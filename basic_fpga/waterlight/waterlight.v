==> flow/design.v <==
module waterlight(
    input clk50m,
    input rst_n,
    output reg [7:0] led
);
    reg [29:0] cn=0;
    always @(posedge clk50m or negedge rst_n)
        if(!rst_n) begin
            cn <=0;
            led <= 8'hff;
            end
        else begin
            if(cn > 30'd8000_0000) cn<=0;
            else cn <= cn +1;
            if(cn <30'd1000_0000) led <= 8'b0000_0001;
            else if(cn <30'd2000_0000) led <= 8'b0000_0010;
            else if(cn <30'd3000_0000) led <= 8'b0000_0100;
            else if(cn <30'd4000_0000) led <= 8'b0000_1000;
            else if(cn <30'd5000_0000) led <= 8'b0001_0000;
            else if(cn <30'd6000_0000) led <= 8'b0010_0000;
            else if(cn <30'd7000_0000) led <= 8'b0100_0000;
            else led <= 8'b1000_0000;
            end
endmodule
; From RTL to reports: waterlight
; What the tools print for waterlight, step after step.
; Line numbers count from 1 in the design file above.
; Operators: Yosys type, input widths -> output width; for muxes data width and select width s.
; Library cell names are shortened.
; The mark -- stands for no value.
[inputs]
top_module = waterlight
clk_port = clk50m
cell_library = sky130hd
corner = tt_025C_1v80

; Word level
; Source: Yosys, flattened and elaborated, memories not mapped. Widths are those after wreduce; folded enables and synchronous resets count as part of the registers. Registers that Yosys merges into a memory's read port (data or address) are not register bits. Print and check cells do not count. Equal cells are merged and count once.
[word_totals]
reg_bits = 38
latch_bits = 0
ram_bits = 0
rom_bits = 0
clocked_rd_ports_x_width = 0
memories = 0
in_bits = 2
output_inout_bits = 8
word_cells = 19
[op_classes]
add_sub_neg = 1
mul = 0
div_mod_pow = 0
n_cmp = 8
n_eq = 0
shifts = 0
muxes = 8
n_logic = 0
n_reduce_logical = 0
[op_table]
columns = operator, count
row1 = $lt 30x26->1 const B, 3
row2 = $lt 30x25->1 const B, 2
row3 = $mux 8, 7
row4 = $add 30x1->30 const B, 1
row5 = $lt 30x24->1 const B, 1
row6 = $gt 30x27->1 const B, 1
row7 = $lt 30x27->1 const B, 1
row8 = $mux 30, 1

; Longest topological paths
; Depth = most cells in a row (Yosys ltp): at word level without a register or memory, in the mapped netlist without a sequential cell, where the memories' decode and read muxes count.
[depth]
ltp_word = 8
ABC_AREA = 0
depth_mapped = 8
ltp_nobuf = 7

; Synthesis result
; Source: synth_stat.txt of the flow (Yosys; design flattened, memories mapped). It holds for the ABC_AREA given above (unset counts as 0); a run with the other value may have another netlist.
; The area totals of this step are shown rounded.
[types]
columns = cell_type, count
row1 = dfrtp_1, 30
row2 = dfstp_2, 8
row3 = a21oi_2, 20
row4 = xor2_1, 18
row5 = buf_2, 16
row6 = nand2_1, 18
row7 = nand3_1, 13
row8 = xnor2_1, 7
row9 = a21oi_1, 12
row10 = nor2_1, 13
row11 = nor3_1, 9
row12 = nor4_4, 2
row13 = a31oi_1, 6
row14 = nand4_1, 6
row15 = o211a_1, 3
row16 = o211ai_1, 4
row17 = ha_1, 2
row18 = nor4b_4, 1
; Other cell types: 32; their cells: 51.
[mapped]
mapped_cells = 239
area_um2 = 2323
sequential_area_um2 = 960.9
ff_cells = 38
buf_cells = 21

; Timing after synthesis
; Source: OpenSTA report_checks on the synthesized netlist (no wires, ideal clock, input and output delay 20% of the period each), path of least setup slack; recovery checks are left aside. Register names are those of the netlist, which keeps one name where synthesis merged equal registers.
[synth_path]
path_type = register to register
start = reg cn[4]
end = reg cn[12]
period_ps = 2060
setup_ps = 73
launch_ps = 0
arrival_time_ps = 1586
t_required_ps = 1987
path_slack_ps = 401
path_delay_ps = 1659
stages = 6
path_buffers = 1
period_less_setup_slack_ps = 1659
; "path_delay_ps" = arrival - input delay + setup time.
; "stages" counts driving pins, that of a launching flip-flop among them; a cell with two outputs on the path counts twice.
; "period_less_setup_slack_ps" is the clock period less the worst setup slack; recovery checks do not enter. This is arithmetic on one report: input and output delays are still those of the set period (20% each).
; The rows between start and end are the longest chain of elaborated cells between them; the timing report does not say that the signal goes this way. Where chains are equally long, one stands for them.
; Each line given opens the expression or statement behind the cell; cells for indexed reads and writes are added by Yosys, which also makes memories of some case tables.
; At most two assigning lines are given for a register; there are more.
[synth_via]
cell_sequence = dfrtp_1 > or4_4 > nor4b_4 > o21ai_2 > buf_6 > a21oi_2
elab_chain_len = 2
cone_cells = 3
lines_between = 2
classes_between = add/sub (1); compare (1); mux (1)
[synth_lines]
columns = item, line
row1 = from (decl), 6  ; reg [29:0] cn=0;
row2 = from (assign), 9  ; cn <=0;
row3 = from (assign), 14  ; else cn <= cn +1;
row4 = $add 30x1->30, 14
row5 = $mux 30, 13  ; if(cn > 30'd8000_0000) cn<=0;
row6 = to (assign), 13
row7 = to (assign), 14
row8 = to (decl), 6

; Worst path after layout
; From the final timing report of flow run A: the path of least setup slack in the routed layout; clock arrival at registers is part of the times.
; The path's times are printed in steps of 10 ps; the period is the one set.
[layout_path]
path_type = register to register
start = reg cn[22]
end = reg cn[15]
period_ps = 2720
setup_ps = 120
launch_ps = 300
arrival_time_ps = 2150
t_required_ps = 2900
path_slack_ps = 750
stages = 6
path_buffers = 2
; The rows between start and end are the longest chain of elaborated cells between them; the timing report does not say that the signal goes this way. Where chains are equally long, one stands for them.
; At most two assigning lines are given for a register; there are more.
[layout_via]
cell_sequence = dfrtp_1 > buf_2 > nand2_1 > a31oi_1 > buf_2 > a21oi_2
elab_chain_len = 2
cone_cells = 2
lines_between = 1
classes_between = compare (1); mux (1)
[layout_lines]
columns = item, line
row1 = from (decl), 6  ; reg [29:0] cn=0;
row2 = from (assign), 9  ; cn <=0;
row3 = from (assign), 14  ; else cn <= cn +1;
row4 = $gt 30x27->1, 13  ; if(cn > 30'd8000_0000) cn<=0;
row5 = $mux 30, 13
row6 = to (assign), 13
row7 = to (assign), 14
row8 = to (decl), 6

; waterlight through Yosys and OpenROAD on sky130hd: 2 stored runs, unordered, with their settings and measured results. The constraints put input and output delay at 20% of the set period each and load the outputs with 0.01 pF.
; By "achievedPeriod_ps" is meant the clock period of the run minus its worst setup slack. This is arithmetic on one report: input and output delays are still those of the set period (20% each).
; "timing.worst_path_ps": the worst setup path's part of the clock period (all of it between registers, 20% less for each end at a port) less its slack. A launch clock that arrives late makes it longer, a capture clock that arrives late makes it shorter.
; "totalPower_w": no workload was simulated; the value follows from the tool's default switching activity.
; "timing.worst_path_ps" is known to 10 ps.
; The measured numbers are rounded.

[flow run A: settings]
period_ns = 2.72
CORE_UTILIZATION = 48
SETUP_SLACK_MARGIN = 0.34
PLACE_DENSITY_LB_ADDON = 0.13
GPL_TIMING_DRIVEN = 0
GPL_ROUTABILITY_DRIVEN = 1
CTS_CLUSTER_SIZE = 46
MAX_ROUTING_LAYER = met4
CAP_MARGIN = 20
CORE_MARGIN = 2
SLEW_MARGIN = 20
[flow run A: results]
yosys.chip_area_um2 = 2323
total_die_area_um2 = 5413
stdcell_area_um2 = 2625
final_util_pct = 55.9
worstSetupSlack_ps = 751
timing.setup.tns_ps = 0
totalPower_w = 0.001149
achievedPeriod_ps = 1969
timing.worst_path_ps = 1970
critical_path_type = register to register

[flow run B: settings]
period_ns = 1.12
CORE_UTILIZATION = 41
SETUP_SLACK_MARGIN = 0.2
PLACE_DENSITY = 0.61
CORE_MARGIN = 2
CELL_PAD_IN_SITES_DETAIL_PLACEMENT = 1
ABC_AREA = 1
GPL_TIMING_DRIVEN = 0
GPL_ROUTABILITY_DRIVEN = 1
CTS_CLUSTER_SIZE = 23
CTS_CLUSTER_DIAMETER = 349
SLEW_MARGIN = 25
MIN_ROUTING_LAYER = met1
MAX_ROUTING_LAYER = met5
CAP_MARGIN = 20
[flow run B: results]
yosys.chip_area_um2 = 2765
total_die_area_um2 = 7418
stdcell_area_um2 = 3999
final_util_pct = 62.3
worstSetupSlack_ps = -647
timing.setup.tns_ps = -18660
totalPower_w = 0.002714
achievedPeriod_ps = 1767
timing.worst_path_ps = 1770
critical_path_type = register to register
