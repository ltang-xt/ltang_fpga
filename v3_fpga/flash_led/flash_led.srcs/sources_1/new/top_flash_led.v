==> flow/design.v <==
`timescale 1ns / 1ps
module top_flash_led(
	input	wire 		sclk, 
	output	reg			led = 1'b1,  
	output	wire 		ledg,
	output	wire 		ledb 
    );
assign ledg = 1;
assign ledb = 1;
parameter DIV_CNT_END = 5000_0000 - 1;
reg		[25:0]	div_cnt = 'd0;
reg		one_s_flag = 'd0;	
always @(posedge sclk) begin
	if (div_cnt == DIV_CNT_END) begin
		div_cnt <= 0 ;
	end
	else begin
		div_cnt <= div_cnt + 1 ;
	end
end
always @(posedge sclk) begin
	if(div_cnt == DIV_CNT_END) begin
		one_s_flag <= 1;
	end
	else begin
		one_s_flag <= 0;
	end
end
always @(posedge sclk) begin
	if(one_s_flag == 1'b1) begin
		led <= ~led;
	end
end
endmodule
=== Step by step through the tools: top_flash_led ===
Tool output for the design above, in the order of the flow.
Lines are those of the file above, counted from 1.
The mark n/a stands for no value.

* Top: top_flash_led
* Clock port: sclk
* Library: sky130hd
* Timing corner: tt_025C_1v80

=== Word-level counts ===
Counts by Yosys on the flattened word-level netlist (proc, flatten, opt, wreduce; memories kept). Register bits leave out memories and registers merged into their read ports (data or address); mux counts leave out enables and synchronous resets folded into registers. Print and check cells are left out. Cells with the same type and inputs are merged into one.

* Bits in registers: 28
* Cells after elaboration: 7

* Add/sub/neg operators: 1
* Equal/unequal tests: 1
* Multiplexer cells: 1
* Bitwise logic cells: 1

{| class="wikitable"
|+ Operators with widths
! operator !! number
|-
| 26-bit by 1-bit adder with 26-bit output (second input constant) || 1
|-
| 26-bit equality test (second input constant) || 1
|-
| 1-bit inverter || 1
|-
| 1-bit two-way mux || 1
|}

=== Depth ===
Yosys ltp: most cells in a row. Word level: on the elaborated netlist, between registers, memories and ports. Mapped: between sequential cells and ports; inverters and the memories' decode and read muxes count.

* Depth in word-level cells: 2
* ABC_AREA: 0
* Mapped depth: 6
* Gate-level depth less buffers: 6

=== Netlist ===
Source: synth_stat.txt of the flow (Yosys; design flattened, memories mapped). It holds for the ABC_AREA given above (unset counts as 0); a run with the other value may have another netlist.

* Standard cells after synthesis: 124
* Chip area (Yosys): 1214.9 um^2
* Sequential part of the area: 570.5 um^2
* Flip-flops: 28
* Buffers: 3

{| class="wikitable"
|+ Cell types
! cell type !! number !! total area (um^2)
|-
| sky130_fd_sc_hd__dfxtp_1 || 27 || 540.518
|-
| sky130_fd_sc_hd__xor2_1 || 11 || 96.342
|-
| sky130_fd_sc_hd__xnor2_1 || 8 || 70.067
|-
| sky130_fd_sc_hd__nor2_1 || 16 || 60.058
|-
| sky130_fd_sc_hd__nand4_1 || 8 || 50.048
|-
| sky130_fd_sc_hd__nand3_1 || 9 || 45.043
|-
| sky130_fd_sc_hd__nor4_4 || 2 || 42.541
|-
| sky130_fd_sc_hd__nand2_1 || 11 || 41.29
|-
| sky130_fd_sc_hd__edfxtp_1 || 1 || 30.029
|-
| sky130_fd_sc_hd__nand3b_1 || 3 || 22.522
|-
| sky130_fd_sc_hd__nand4_4 || 1 || 21.27
|-
| sky130_fd_sc_hd__mux2i_1 || 2 || 20.019
|-
| sky130_fd_sc_hd__nor4_1 || 3 || 18.768
|-
| sky130_fd_sc_hd__buf_4 || 2 || 15.014
|-
| sky130_fd_sc_hd__o21ai_1 || 3 || 15.014
|-
| sky130_fd_sc_hd__and3_1 || 2 || 12.512
|-
| sky130_fd_sc_hd__ha_1 || 1 || 12.512
|-
| sky130_fd_sc_hd__nand2b_1 || 2 || 12.512
|}

Other cell types: 10; their cells: 12.

=== Worst setup path after synthesis ===
Path of least setup slack by OpenSTA after synthesis, without wires, with an ideal clock, recovery checks aside; 20% of the period is set as input and as output delay. Where synthesis merged equal registers, the netlist keeps one of their names.

* Path type: flip-flop to flip-flop
* Start point: register div_cnt[0]
* End point: register div_cnt[13]
* Clock period: 1.96 ns
* Launch time at the first pin: 0.000 ns
* Arrival time: 1.514 ns
* Path slack: 0.332 ns
* Path delay: 1.629 ns
* Stages on the path: 7
* Path buffers: 1
* Synthesis period reached: 1.628 ns

"path delay" = arrival - input delay + setup time.
"stages on the path" counts driving pins, that of a launching flip-flop among them; a cell with two outputs on the path counts twice.
"synthesis period reached" is the clock period less the worst setup slack; recovery checks do not enter. This is arithmetic on one report: input and output delays are still those of the set period (20% each).
Between the ends stands the longest chain of elaborated cells between them, by number of cells; it is not shown to be the way that was timed. Of several equally long chains one is given.
A line is the first line of the expression or statement that the cell stems from. Yosys adds cells for indexed reads and writes and turns some case tables into memories.

* Cell sequence: sky130_fd_sc_hd__dfxtp_1 -> sky130_fd_sc_hd__ha_1 -> sky130_fd_sc_hd__and3_1 -> sky130_fd_sc_hd__nand4_2 -> sky130_fd_sc_hd__nor4_4 -> sky130_fd_sc_hd__buf_6 -> sky130_fd_sc_hd__nor2_1
* Cells in the longest elaborated chain: 1
* Elaborated cells between the ends (all ways): 2

{| class="wikitable"
|+ RTL lines, path after synthesis
! item !! RTL line !! text
|-
| start, declared || 11 || <nowiki>reg [25:0] div_cnt = 'd0;</nowiki>
|-
| start, assigned || 15 || <nowiki>div_cnt <= 0 ;</nowiki>
|-
| start, assigned || 18 || <nowiki>div_cnt <= div_cnt + 1 ;</nowiki>
|-
| 26-bit by 1-bit adder with 26-bit output || 18 ||
|-
| end, assigned || 15 ||
|-
| end, assigned || 18 ||
|-
| end, declared || 11 ||
|}

=== Timing after layout ===
From the final timing report of job 1: the path of least setup slack in the routed layout; clock arrival at registers is part of the times.

* Path type: flip-flop to flip-flop
* Start point: register div_cnt[7]
* End point: register div_cnt[20]
* Clock period: 2.01 ns
* Launch time at the first pin: 0.33 ns
* Arrival time: 1.80 ns
* Path slack: 0.45 ns
* Stages on the path: 7
* Path buffers: 1

Between the ends stands the longest chain of elaborated cells between them, by number of cells; it is not shown to be the way that was timed. Of several equally long chains one is given.

* Cell sequence: sky130_fd_sc_hd__dfxtp_4 -> sky130_fd_sc_hd__nor4bb_2 -> sky130_fd_sc_hd__nand2_1 -> sky130_fd_sc_hd__nor4_4 -> sky130_fd_sc_hd__buf_4 -> sky130_fd_sc_hd__nand3b_1 -> sky130_fd_sc_hd__o21ai_1
* Cells in the longest elaborated chain: 1
* Elaborated cells between the ends (all ways): 2

{| class="wikitable"
|+ RTL lines, path after layout
! item !! RTL line !! text
|-
| start, declared || 11 || <nowiki>reg [25:0] div_cnt = 'd0;</nowiki>
|-
| start, assigned || 15 || <nowiki>div_cnt <= 0 ;</nowiki>
|-
| start, assigned || 18 || <nowiki>div_cnt <= div_cnt + 1 ;</nowiki>
|-
| 26-bit by 1-bit adder with 26-bit output || 18 ||
|-
| end, assigned || 15 ||
|-
| end, assigned || 18 ||
|-
| end, declared || 11 ||
|}

Add stored flow runs of top_flash_led

Measured results for top_flash_led: 2 stored runs of the Yosys and OpenROAD flow on sky130hd. The settings differ; the order carries no meaning. The constraints put input and output delay at 20% of the set period each and load the outputs with 0.01 pF.
"achieved clock period" means the clock period less the worst setup slack. The figure is calculated, with input and output delays left at 20% of the set period.
"worst setup path time" = time allowed to the worst setup path (clock period - input delay - output delay, where it has them) - its slack; a late launch clock adds to it, a late capture clock takes from it.
"power": no workload was simulated; the value follows from the tool's default switching activity.

Job 1
==> flow/run.sh <==
#!/bin/bash
# the make line also repeats the synthesis and layout settings of config.mk as NAME=value (left out here)
make -C /OpenROAD-flow-scripts/flow DESIGN_CONFIG=/design/flow/config.mk WORK_HOME=/design/flow/orfs CLKGATE_MAP_FILE= finish
==> flow/config.mk <==
export PLATFORM = sky130hd
export DESIGN_NAME = top_flash_led
export DESIGN_NICKNAME = top_flash_led
export VERILOG_FILES = /design/flow/design.v
export SDC_FILE = /design/flow/constraint.sdc
export NUM_CORES = 4
export LEC_CHECK = 0
export CAP_MARGIN = 20
export CORE_MARGIN = 2
export CORE_UTILIZATION = 40
export SETUP_SLACK_MARGIN = 0.48
export SLEW_MARGIN = 20
==> flow/constraint.sdc <==
create_clock -name core_clock -period 2.01 [get_ports {sclk}]
set_input_delay 0.4020 -clock core_clock [delete_from_list [all_inputs] [get_ports {sclk}]]
set_output_delay 0.4020 -clock core_clock [all_outputs]
set_load 0.01 [all_outputs]

==> results of job 1 <==
chip area after synthesis (Yosys): 1214.9 um^2
die area: 3494.0 um^2
standard-cell area of the final layout: 1627.8 um^2
utilization: 57.5%
worst setup slack after layout: 0.448 ns
total negative slack: 0.000 ns
worst hold slack: 0.450 ns
power: 0.000815 W
achieved clock period: 1.562 ns
worst setup path time: 1.56 ns
worst setup path kind: flip-flop to flip-flop

Job 2
==> flow/run.sh <==
#!/bin/bash
# the make line also repeats the synthesis and layout settings of config.mk as NAME=value (left out here)
make -C /OpenROAD-flow-scripts/flow DESIGN_CONFIG=/design/flow/config.mk WORK_HOME=/design/flow/orfs CLKGATE_MAP_FILE= finish
==> flow/config.mk <==
export PLATFORM = sky130hd
export DESIGN_NAME = top_flash_led
export DESIGN_NICKNAME = top_flash_led
export VERILOG_FILES = /design/flow/design.v
export SDC_FILE = /design/flow/constraint.sdc
export NUM_CORES = 4
export LEC_CHECK = 0
export CAP_MARGIN = 20
export CELL_PAD_IN_SITES_DETAIL_PLACEMENT = 2
export CORE_MARGIN = 7
export CORE_UTILIZATION = 59
export CTS_CLUSTER_DIAMETER = 86
export CTS_CLUSTER_SIZE = 72
export MIN_ROUTING_LAYER = met1
export PLACE_DENSITY = 0.42
export SLEW_MARGIN = 20
==> flow/constraint.sdc <==
create_clock -name core_clock -period 1.33 [get_ports {sclk}]
set_input_delay 0.2660 -clock core_clock [delete_from_list [all_inputs] [get_ports {sclk}]]
set_output_delay 0.2660 -clock core_clock [all_outputs]
set_load 0.01 [all_outputs]

==> results of job 2 <==
did not finish, placement stopped with DPL-0033
