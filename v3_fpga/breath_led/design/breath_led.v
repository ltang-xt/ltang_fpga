==> flow/design.v <==
module breathing_led(
	input	wire 			clk,
	input	wire 			rst_n,
	output	wire 			led,
	output	wire 			ledg,
	output	wire 			ledb 
	);
wire 				rst;
reg		[6:0]	clk50mcnt;
reg 	[9:0]	clk50mcnt_1000;
reg		[9:0]	pwm_cyc_cnt;
reg				pwm_flag;
assign ledg = 1;
assign ledb = 1;
assign  rst = ~rst_n;
always @(posedge clk)begin
	if(rst == 1'b1)begin
		clk50mcnt <= 'd0;
	end
	else if (clk50mcnt == 'd99) begin
		clk50mcnt <= 'd0;
	end
	else begin
		clk50mcnt <= clk50mcnt + 1'b1;
	end
end
always @(posedge clk)begin
	if(rst == 1'b1)begin
		clk50mcnt_1000 <= 'd0;
	end
	else if(clk50mcnt == 'd99 && clk50mcnt_1000=='d999)begin
		clk50mcnt_1000 <= 'd0;
	end
	else if (clk50mcnt == 'd99) begin
		clk50mcnt_1000 <= clk50mcnt_1000 + 1'b1;
	end
end
always @(posedge clk) begin
	if(rst == 1'b1)begin
		pwm_cyc_cnt <='d0;
	end
	else if (clk50mcnt == 'd99 && clk50mcnt_1000=='d999 && pwm_cyc_cnt == 'd999) begin
		pwm_cyc_cnt <= 'd0;
	end
	else if (clk50mcnt == 'd99 && clk50mcnt_1000=='d999) begin
		pwm_cyc_cnt <= pwm_cyc_cnt + 1'b1;
	end
end
always @(posedge clk )begin
	if (rst == 1'b1) begin
		pwm_flag <= 1'b0;
	end
	else if (clk50mcnt == 'd99 && clk50mcnt_1000=='d999 && pwm_cyc_cnt == 'd999) begin
		pwm_flag <= ~pwm_flag;
	end
end
assign led = (pwm_flag==1'b0)?((clk50mcnt_1000<pwm_cyc_cnt)?1'b0:1'b1):((clk50mcnt_1000<pwm_cyc_cnt)?1'b1:1'b0);
endmodule
# [Step by step through the tools: breathing_led]
# The steps from the RTL of breathing_led to its reports follow in flow order.
# Line numbers count from 1 in the design file above.
# Operators carry their Yosys type and port widths (W data, S select, Z words).
# Cell names lack the library's common part.
# Not given: --
[design] top_module="breathing_led" clock="clk" lib="sky130hd" lib_corner="tt_025C_1v80"

# [Word level]
# Counts by Yosys on the flattened word-level netlist (proc, flatten, opt, wreduce; memories kept). Register bits leave out memories and registers merged into their read ports (data or address); mux counts leave out enables and synchronous resets folded into registers. Print and check cells are left out. Cells with the same type and inputs are merged into one.
[word_totals] regBits=28 in_bits=2 output_inout_bits=3 wordCells=21
[op_classes] n_addsub=3 compare=1 eq_ne=3 n_mux=3 logic=2 n_reduce_logical=5
[op_table] cell="$add A10 B1 Y10 const B" n=2
[op_table] cell="$eq A10 B10 Y1 const B" n=2
[op_table] cell="$lt A10 B10 Y1" n=1
[op_table] cell="$add A7 B1 Y7 const B" n=1
[op_table] cell="$eq A7 B7 Y1 const B" n=1
[op_table] cell="$reduce_or A2 Y1" n=3
[op_table] cell="$mux W1" n=3
[op_table] cell="$logic_and A1 B1 Y1" n=2
[op_table] cell="$not A1 Y1" n=2

# [Depth]
# Yosys ltp: most cells in a row. Word level: on the elaborated netlist, between registers, memories and ports. Mapped: between sequential cells and ports; inverters and the memories' decode and read muxes count.
[depth] ltp_word=4 ABC_AREA=0 mapped_depth=7

# [After synthesis]
# The flow's flattened synthesis, as Yosys stat reports it; memories are mapped. The netlist is that of the ABC_AREA named above (0 if unset); the other value can give another one.
[synth_totals] mapped_cells=174 area_um2=1554.0 seqArea_um2=560.5 ff_cells=28 buf_cells=2
[types] type="dfxtp_1" n=28
[types] type="ha_1" n=12
[types] type="xnor2_1" n=11
[types] type="nor2_1" n=23
[types] type="xor2_1" n=9
[types] type="nand2_1" n=13
[types] type="inv_1" n=12
[types] type="nand3_1" n=9
[types] type="nand4_1" n=6
[types] type="a21oi_1" n=7
[types] type="nand4bb_4" n=1
[types] type="nor4_2" n=2
[types] type="o21ai_0" n=5
[types] type="nand4_4" n=1
[types] type="nor4_4" n=1
[types] type="nor3_1" n=4
[types] type="and3_1" n=3
[types] type="or3_1" n=3
# Not listed: further types 21, cells in them 24.

# [Timing after synthesis]
# Source: OpenSTA report_checks on the synthesized netlist (no wires, ideal clock, input and output delay 20% of the period each), path of least setup slack; recovery checks are left aside. Register names are those of the netlist, which keeps one name where synthesis merged equal registers.
[synth_path] kind="reg-to-reg" start="register clk50mcnt[0]" end="register pwm_cyc_cnt[8]" tclk_ns=1.92 setup_ns=0.070 launch_ns=0.000 arrival_ns=1.794 required_time_ns=1.850 slack_ns=0.056 path_delay_ns=1.864 path_stages=7 n_path_buf=0 synth_period_reached_ns=1.864
# "path_delay_ns" = arrival - input delay + setup time.
# "path_stages": output pins that drive a net of the path, with the launching flip-flop's if there is one; two outputs of one cell count as two.
# "synth_period_reached_ns" is the clock period less the worst setup slack; recovery checks do not enter. This is arithmetic on one report: input and output delays are still those of the set period (20% each).
# Between the ends stands the longest chain of elaborated cells between them, by number of cells; it is not shown to be the way that was timed. Of several equally long chains one is given.
# Each line given opens the expression or statement behind the cell; cells for indexed reads and writes are added by Yosys, which also makes memories of some case tables.
# At most two assigning lines are given for a register; there are more.
[synth_between] cell_sequence="dfxtp_1 > ha_1 > nand4bb_4 > nor4_4 > nand2_2 > or4_1 > a21oi_1" elab_chain_cells=4
[synth_lines] element="start, declared" line=9 source="reg [6:0] clk50mcnt;"
[synth_lines] element="start, assigned" line=18 source="clk50mcnt <= 'd0;"
[synth_lines] element="start, assigned" line=24 source="clk50mcnt <= clk50mcnt + 1'b1;"
[synth_lines] element="$eq A7 B7 Y1" line=42 source="else if (clk50mcnt == 'd99 && clk50mcnt_1000=='d999 && pwm_cyc_cnt == 'd999) begin"
[synth_lines] element="$logic_and A1 B1 Y1 (2 in a row)" line=42
[synth_lines] element="$reduce_or A2 Y1"
[synth_lines] element="end, assigned" line=43 source="pwm_cyc_cnt <= 'd0;"
[synth_lines] element="end, assigned" line=46 source="pwm_cyc_cnt <= pwm_cyc_cnt + 1'b1;"
[synth_lines] element="end, declared" line=11 source="reg [9:0] pwm_cyc_cnt;"

# [Worst path after layout]
# From the final timing report of record 1: the path of least setup slack in the routed layout; clock arrival at registers is part of the times.
[layout_path] kind="reg-to-output" start="register pwm_cyc_cnt[8]" end="output led" tclk_ns=2.06 launch_ns=0.28 arrival_ns=1.72 required_time_ns=1.65 slack_ns=-0.08 path_stages=8 n_path_buf=1
# Between the ends stands the longest chain of elaborated cells between them, by number of cells; it is not shown to be the way that was timed. Of several equally long chains one is given.
# At most two assigning lines are given for a register; there are more.
[layout_between] cell_sequence="dfxtp_2 > inv_1 > ha_1 > nand4_1 > nor3_1 > nor3_2 > xnor2_1 > buf_2" elab_chain_cells=3
[layout_lines] element="start, declared" line=11 source="reg [9:0] pwm_cyc_cnt;"
[layout_lines] element="start, assigned" line=40 source="pwm_cyc_cnt <='d0;"
[layout_lines] element="start, assigned" line=46 source="pwm_cyc_cnt <= pwm_cyc_cnt + 1'b1;"
[layout_lines] element="$lt A10 B10 Y1" line=57 source="assign led = (pwm_flag==1'b0)?((clk50mcnt_1000<pwm_cyc_cnt)?1'b0:1'b1):((clk50mcnt_1000<pwm_cyc_cnt)?1'b1:1'b0 ..."
[layout_lines] element="$mux W1 (2 in a row)" line=57
[layout_lines] element="end, declared" line=4 source="output wire led,"

# Measured results for breathing_led: 2 stored runs of the Yosys and OpenROAD flow on sky130hd. The settings differ; the order carries no meaning. The constraints put input and output delay at 20% of the set period each and load the outputs with 0.01 pF.
# "achieved_period_ns": clock period set for the run, less the worst setup slack. It is reckoned from that one timing run; input and output delays stay at 20% of the period that was set.
# "critical_path_time_ns": the worst setup path's part of the clock period (all of it between registers, 20% less for each end at a port) less its slack. A launch clock that arrives late makes it longer, a capture clock that arrives late makes it shorter.
# "power_total_uw" is the tool's figure for a default switching activity; nothing was simulated.
run="record 1" settings period_ns=2.06 CORE_UTILIZATION=18 CAP_MARGIN=20 CORE_MARGIN=2 SLEW_MARGIN=20
run="record 1" results post_synth_area_um2=1554.0 dieArea_um2=9392.5 final_cell_area_um2=2122.0 fin_util_frac=0.256 worstSetupSlack_ns=-0.076 total_negative_slack_ns=-0.076 hold_worst_slack_ns=0.457 power_total_uw=926.4 achieved_period_ns=2.136 critical_path_time_ns=1.72 timing.worst_path_kind="reg-to-output"
run="record 2" settings period_ns=3.42 CORE_UTILIZATION=62 PLACE_DENSITY=0.42 CORE_MARGIN=2 TNS_END_PERCENT=50 GPL_ROUTABILITY_DRIVEN=1 CTS_CLUSTER_SIZE=90 CAP_MARGIN=10 MIN_ROUTING_LAYER="met2" SLEW_MARGIN=20
run="record 2" results post_synth_area_um2=1554.0 dieArea_um2=2923.0 final_cell_area_um2=1622.8 fin_util_frac=0.667 worstSetupSlack_ns=0.318 total_negative_slack_ns=0.000 hold_worst_slack_ns=0.464 power_total_uw=482.1 achieved_period_ns=3.102 critical_path_time_ns=2.42 timing.worst_path_kind="reg-to-output"
